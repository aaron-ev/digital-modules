==> flow/design.v <==
module secBubbleSort#(parameter width = 8)
(
	input clk,rst,en,
	input [width-1:0]in1,in2,in3,in4, 
	output [width-1:0]out1,out2,out3,out4
);
wire [width-1:0]tempOut1Stage1,tempOut2Stage1,tempOut3Stage1;
wire [width-1:0]tempOut1Stage2,tempOut2Stage2;
stage1 #(.width(width))stageNum1
(
	.clk(clk),
	.rst(rst),
	.en(en),
	.in1(in1),
	.in2(in2),
	.in3(in3),
	.in4(in4),
	.out1(tempOut1Stage1),
	.out2(tempOut2Stage1),
	.out3(tempOut3Stage1),
	.out4(out4),
);
stage2 #(.width(width))stageNum2
(
	.clk(clk),
	.rst(rst),
	.en(en),
	.in1(tempOut1Stage1),
	.in2(tempOut2Stage1),
	.in3(tempOut3Stage1),
	.out1(tempOut1Stage2),
	.out2(tempOut2Stage2),
	.out3(out3)
);
stage3 #(.width(width))stageNum3
(
	.clk(clk),
	.rst(rst),
	.en(en),
	.in1(tempOut1Stage2),
	.in2(tempOut2Stage2),
	.out1(out1),
	.out2(out2),
);
endmodule
module stage1#(parameter width = 8)
(
	input clk,rst,en,
	input [width-1:0]in1,in2,in3,in4, 
	output [width-1:0]out1,out2,out3,out4
);
wire [width-1:0] largest1;
wire [width-1:0] largest2;
swapper #(.width(width))swapper1
(
	.en(en),
	.clk(clk),
	.rst(rst),
	.a(in1),
	.b(in2),
	.smallest(out1),
	.largest(largest1)
); 
swapper #(.width(width))swapper2
(
	.en(en),
	.clk(clk),
	.rst(rst),
	.a(largest1),
	.b(in3),
	.smallest(out2),
	.largest(largest2)
); 
swapper #(.width(width))swapper3
(
	.en(en),
	.clk(clk),
	.rst(rst),
	.a(largest2),
	.b(in4),
	.smallest(out3),
	.largest(out4)
);
endmodule
module stage2#(parameter width = 8)
(
	input clk,rst,en,
	input [width-1:0]in1,in2,in3, 
	output [width-1:0]out1,out2,out3
);
wire [width-1:0] largest1;
swapper #(.width(width))swapper1
(
	.en(en),
	.clk(clk),
	.rst(rst),
	.a(in1),
	.b(in2),
	.smallest(out1),
	.largest(largest1)
); 
swapper #(.width(width))swapper2
(
	.en(en),
	.clk(clk),
	.rst(rst),
	.a(largest1),
	.b(in3),
	.smallest(out2),
	.largest(out3)
); 
endmodule
module stage3#(parameter width = 8)
(
	input clk,rst,en,
	input [width-1:0]in1,in2,
	output [width-1:0]out1,out2
);
swapper #(.width(width))swapper1
(
	.en(en),
	.clk(clk),
	.rst(rst),
	.a(in1),
	.b(in2),
	.smallest(out1),
	.largest(out2)
); 
endmodule
module swapper#(parameter width = 8)
(
	input								  en,
	input 				          clk,
	input					          rst,
	input 		     [width-1:0]  a,
	input 			  [width-1:0]  b, 
	output reg  [width-1:0] largest,
   output reg  [width-1:0] smallest
);
always@(posedge clk,negedge rst) 
begin 
	if(!rst) 
		begin 
			largest <= 0; 
			smallest <= 0;
		end
	else if(en)
		begin 
			if(a >= b)
				begin
					largest  <= a; 
					smallest <= b; 
				end
			else 
				begin 
					largest  <= b; 
					smallest <= a;			
				end	
		end
	else 
		begin 
			largest <= largest;
			smallest <= smallest;
		end
end
endmodule
# Step by step through the tools: secBubbleSort
# Tool output for the design above, in the order of the flow.
# Line numbers count from 1 in the design file above.
# Cell names lack the library's common part.
# Not given: --
# setup
top	secBubbleSort
clk_port	clk
library	sky130hd
pvt_corner	tt_025C_1v80

# Word-level counts
# Source: Yosys, flattened and elaborated, memories not mapped. Widths are those after wreduce; folded enables and synchronous resets count as part of the registers. Registers that Yosys merges into a memory's read port (data or address) are not register bits. Print and check cells do not count. Equal cells are merged and count once.
# op_classes
mux	12
n_cmp	6
# ops
op	count
2-to-1 mux 8 bit	12
greater-or-equal comparator 8 bit	6
# word_totals
word_cells	30
regBits	96
output_inout_bits	32
in_bits	35

# Depth
# Yosys ltp: most cells in a row. Word level: on the elaborated netlist, between registers, memories and ports. Mapped: between sequential cells and ports; inverters and the memories' decode and read muxes count.
# depth
word_depth	2
ABC_AREA	0
mapped_depth	7
mapped_depth_nobuf	6

# Netlist
# Yosys stat after the flow's synthesis: flattened, memories mapped to cells. It holds for the ABC_AREA given above (unset counts as 0); a run with the other value may have another netlist.
# Totals and module areas in this step are rounded.
# synth_totals
buf_cells	93
flip_flops	96
seq_area_um2	2400
cell_count	913
yosys_area_um2	7400
# by_type
cell	count	type_area_um2
dfrtp_1	96	2.4E+03
a211o_1	80	700.672
a31oi_1	96	600.576
ha_1	48	600.576
nand4_1	96	600.576
nand3_1	96	480.461
nor2b_1	70	437.92
buf_2	79	395.379
nand2_1	91	341.578
inv_1	48	180.173
o2111ai_1	16	140.134
nor2_1	37	138.883
a21oi_1	12	60.058
nor3_2	5	50.048
o21ai_1	10	50.048
buf_4	5	37.536
o21ai_2	4	35.034
clkbuf_1	9	33.782
# Other cell types: 6; their cells: 15.
# The figures by module come from a second, unflattened synthesis with its own total; it is not the netlist above.
# hier_totals
hier_cells	678
area_unflattened_um2	6900
# Each row is one instance without its submodules.
# by_module
module	instances	n_cells	mod_area_um2	seq_area_um2
swapper #(width=8)	6	113	1200	400
stage1 #(width=8)	1	0	0.0	0.0
stage2 #(width=8)	1	0	0.0	0.0
stage3 #(width=8)	1	0	0.0	0.0
secBubbleSort	1	0	0.0	0.0

# Timing after synthesis
# Source: OpenSTA report_checks on the synthesized netlist (no wires, ideal clock, input and output delay 20% of the period each), path of least setup slack; recovery checks are left aside. Register names are those of the netlist, which keeps one name where synthesis merged equal registers.
# synth_path
kind	input-to-reg
start	input port in3[7]
end	register stageNum1.swapper2.largest[1]
path_buffers	1
tclk_ns	2.6
slack_ns	0.900
launch_ns	0.520
in_delay_ns	0.520
setup_time_ns	0.126
path_delay_ns	1.180
t_arrival_ns	1.574
required_ns	2.474
path_stages	7
synth_period_reached_ns	1.7
# "path_delay_ns" = arrival - input delay + setup time.
# "path_stages": output pins that drive a net of the path, with the launching flip-flop's if there is one; two outputs of one cell count as two.
# "synth_period_reached_ns" is the clock period less the worst setup slack; recovery checks do not enter. This is arithmetic on one report: input and output delays are still those of the set period (20% each).
# Between the ends stands the longest chain of elaborated cells between them, by number of cells; it is not shown to be the way that was timed. Of several equally long chains one is given.
# A line is the first line of the expression or statement that the cell stems from. Yosys adds cells for indexed reads and writes and turns some case tables into memories.
# At most two assigning lines are given for a register; there are more.
# synth_via
path_cell_list	inv_1 -> ha_1 -> nand2_1 -> o21ai_2 -> clkbuf_1 -> a211o_1 -> nand3_1
elab_chain_cells	2
cells_between	2
lines_between	1
classes_between	compare (1); mux (1)
# synth_lines
element	line	rtl
start, declared	4	input [width-1:0]in1,in2,in3,in4,
greater-or-equal comparator 8 bit	149	if(a >= b)
2-to-1 mux 8 bit	149
end, assigned	151	largest <= a;
end, assigned	156	largest <= b;
end, declared	137	output reg [width-1:0] largest,

# Timing after layout
# From the final timing report of run A: the path of least setup slack in the routed layout; clock arrival at registers is part of the times.
# layout_path
kind	reg-to-reg
start	register stageNum2.swapper2.smallest[5]
end	register stageNum3.swapper1.largest[2]
required_ns	1.44
slack_ns	-0.43
t_arrival_ns	1.87
launch_ns	0.37
tclk_ns	1.21
path_buffers	1
setup_time_ns	0.12
path_stages	8
# Between the ends stands the longest chain of elaborated cells between them, by number of cells; it is not shown to be the way that was timed. Of several equally long chains one is given.
# At most two assigning lines are given for a register; there are more.
# layout_via
path_cell_list	dfrtp_1 -> inv_2 -> ha_4 -> and4_4 -> o21ai_4 -> buf_6 -> o2111ai_4 -> nand3_1
elab_chain_cells	2
cells_between	2
lines_between	1
classes_between	compare (1); mux (1)
# layout_lines
element	line	rtl
start, declared	138	output reg  [width-1:0] smallest
start, assigned	152	smallest <= b;
start, assigned	157	smallest <= a;
greater-or-equal comparator 8 bit	149	if(a >= b)
2-to-1 mux 8 bit	149
end, assigned	151	largest <= a;
end, assigned	156	largest <= b;
end, declared	137	output reg [width-1:0] largest,

Top module secBubbleSort; platform sky130hd; tools Yosys and OpenROAD; 2 stored runs in no particular order. Input and output delays are each 20% of the period that was set; the output load is 0.01 pF.
By "clock_period_reached_ns" is meant the clock period of the run minus its worst setup slack. This is arithmetic on one report: input and output delays are still those of the set period (20% each).
"worst_path_time_ns" means the part of the period allowed to the worst setup path (the constraints hold back 20% at inputs and 20% at outputs) less its slack; where the path has registers, the arrival times of their clocks count too.
"final_power_uw": no workload was simulated; the value follows from the tool's default switching activity.
The results are shown rounded.

Run A, flow files:
==> flow/run.sh <==
#!/bin/bash
# the make line also repeats the synthesis and layout settings of config.mk as NAME=value (left out here)
make -C /OpenROAD-flow-scripts/flow DESIGN_CONFIG=/design/flow/config.mk WORK_HOME=/design/flow/orfs CLKGATE_MAP_FILE= finish
==> flow/config.mk <==
export PLATFORM = sky130hd
export DESIGN_NAME = secBubbleSort
export DESIGN_NICKNAME = secBubbleSort
export VERILOG_FILES = /design/flow/design.v
export SDC_FILE = /design/flow/constraint.sdc
export NUM_CORES = 4
export LEC_CHECK = 0
export CAP_MARGIN = 20
export CELL_PAD_IN_SITES_GLOBAL_PLACEMENT = 2
export CORE_MARGIN = 2
export CORE_UTILIZATION = 22
export GPL_ROUTABILITY_DRIVEN = 1
export PLACE_DENSITY_LB_ADDON = 0.23
export SLEW_MARGIN = 40
export TNS_END_PERCENT = 20
==> flow/constraint.sdc <==
create_clock -name core_clock -period 1.21 [get_ports {clk}]
set_input_delay 0.2420 -clock core_clock [delete_from_list [all_inputs] [get_ports {clk}]]
set_output_delay 0.2420 -clock core_clock [all_outputs]
set_load 0.01 [all_outputs]

==> results of run A, as CSV <==
result,value
final_power_uw,25000
fin_tns_ns,-30
worst_path_time_ns,1.64
critical_path_kind,"reg-to-reg"
synthesis_area_um2,7400
final_cell_area_um2,12000
fin_ws_ns,-0.43
die_footprint_um2,35000
finish.utilization_pct,36
clock_period_reached_ns,1.637

Run B, flow files:
==> flow/run.sh <==
#!/bin/bash
# the make line also repeats the synthesis and layout settings of config.mk as NAME=value (left out here)
make -C /OpenROAD-flow-scripts/flow DESIGN_CONFIG=/design/flow/config.mk WORK_HOME=/design/flow/orfs CLKGATE_MAP_FILE= finish
==> flow/config.mk <==
export PLATFORM = sky130hd
export DESIGN_NAME = secBubbleSort
export DESIGN_NICKNAME = secBubbleSort
export VERILOG_FILES = /design/flow/design.v
export SDC_FILE = /design/flow/constraint.sdc
export NUM_CORES = 4
export LEC_CHECK = 0
export CAP_MARGIN = 35
export CELL_PAD_IN_SITES_DETAIL_PLACEMENT = 0
export CELL_PAD_IN_SITES_GLOBAL_PLACEMENT = 0
export CORE_ASPECT_RATIO = 0.85
export CORE_MARGIN = 2
export CORE_UTILIZATION = 39
export HOLD_SLACK_MARGIN = 0.09
export SLEW_MARGIN = 15
==> flow/constraint.sdc <==
create_clock -name core_clock -period 2.33 [get_ports {clk}]
set_input_delay 0.4660 -clock core_clock [delete_from_list [all_inputs] [get_ports {clk}]]
set_output_delay 0.4660 -clock core_clock [all_outputs]
set_load 0.01 [all_outputs]

==> results of run B, as CSV <==
result,value
final_cell_area_um2,8900
fin_tns_ns,0.000
die_footprint_um2,20000
clock_period_reached_ns,2.093
finish.utilization_pct,48
worst_path_time_ns,2.09
critical_path_kind,"reg-to-reg"
final_power_uw,9300
fin_ws_ns,0.24
synthesis_area_um2,7400
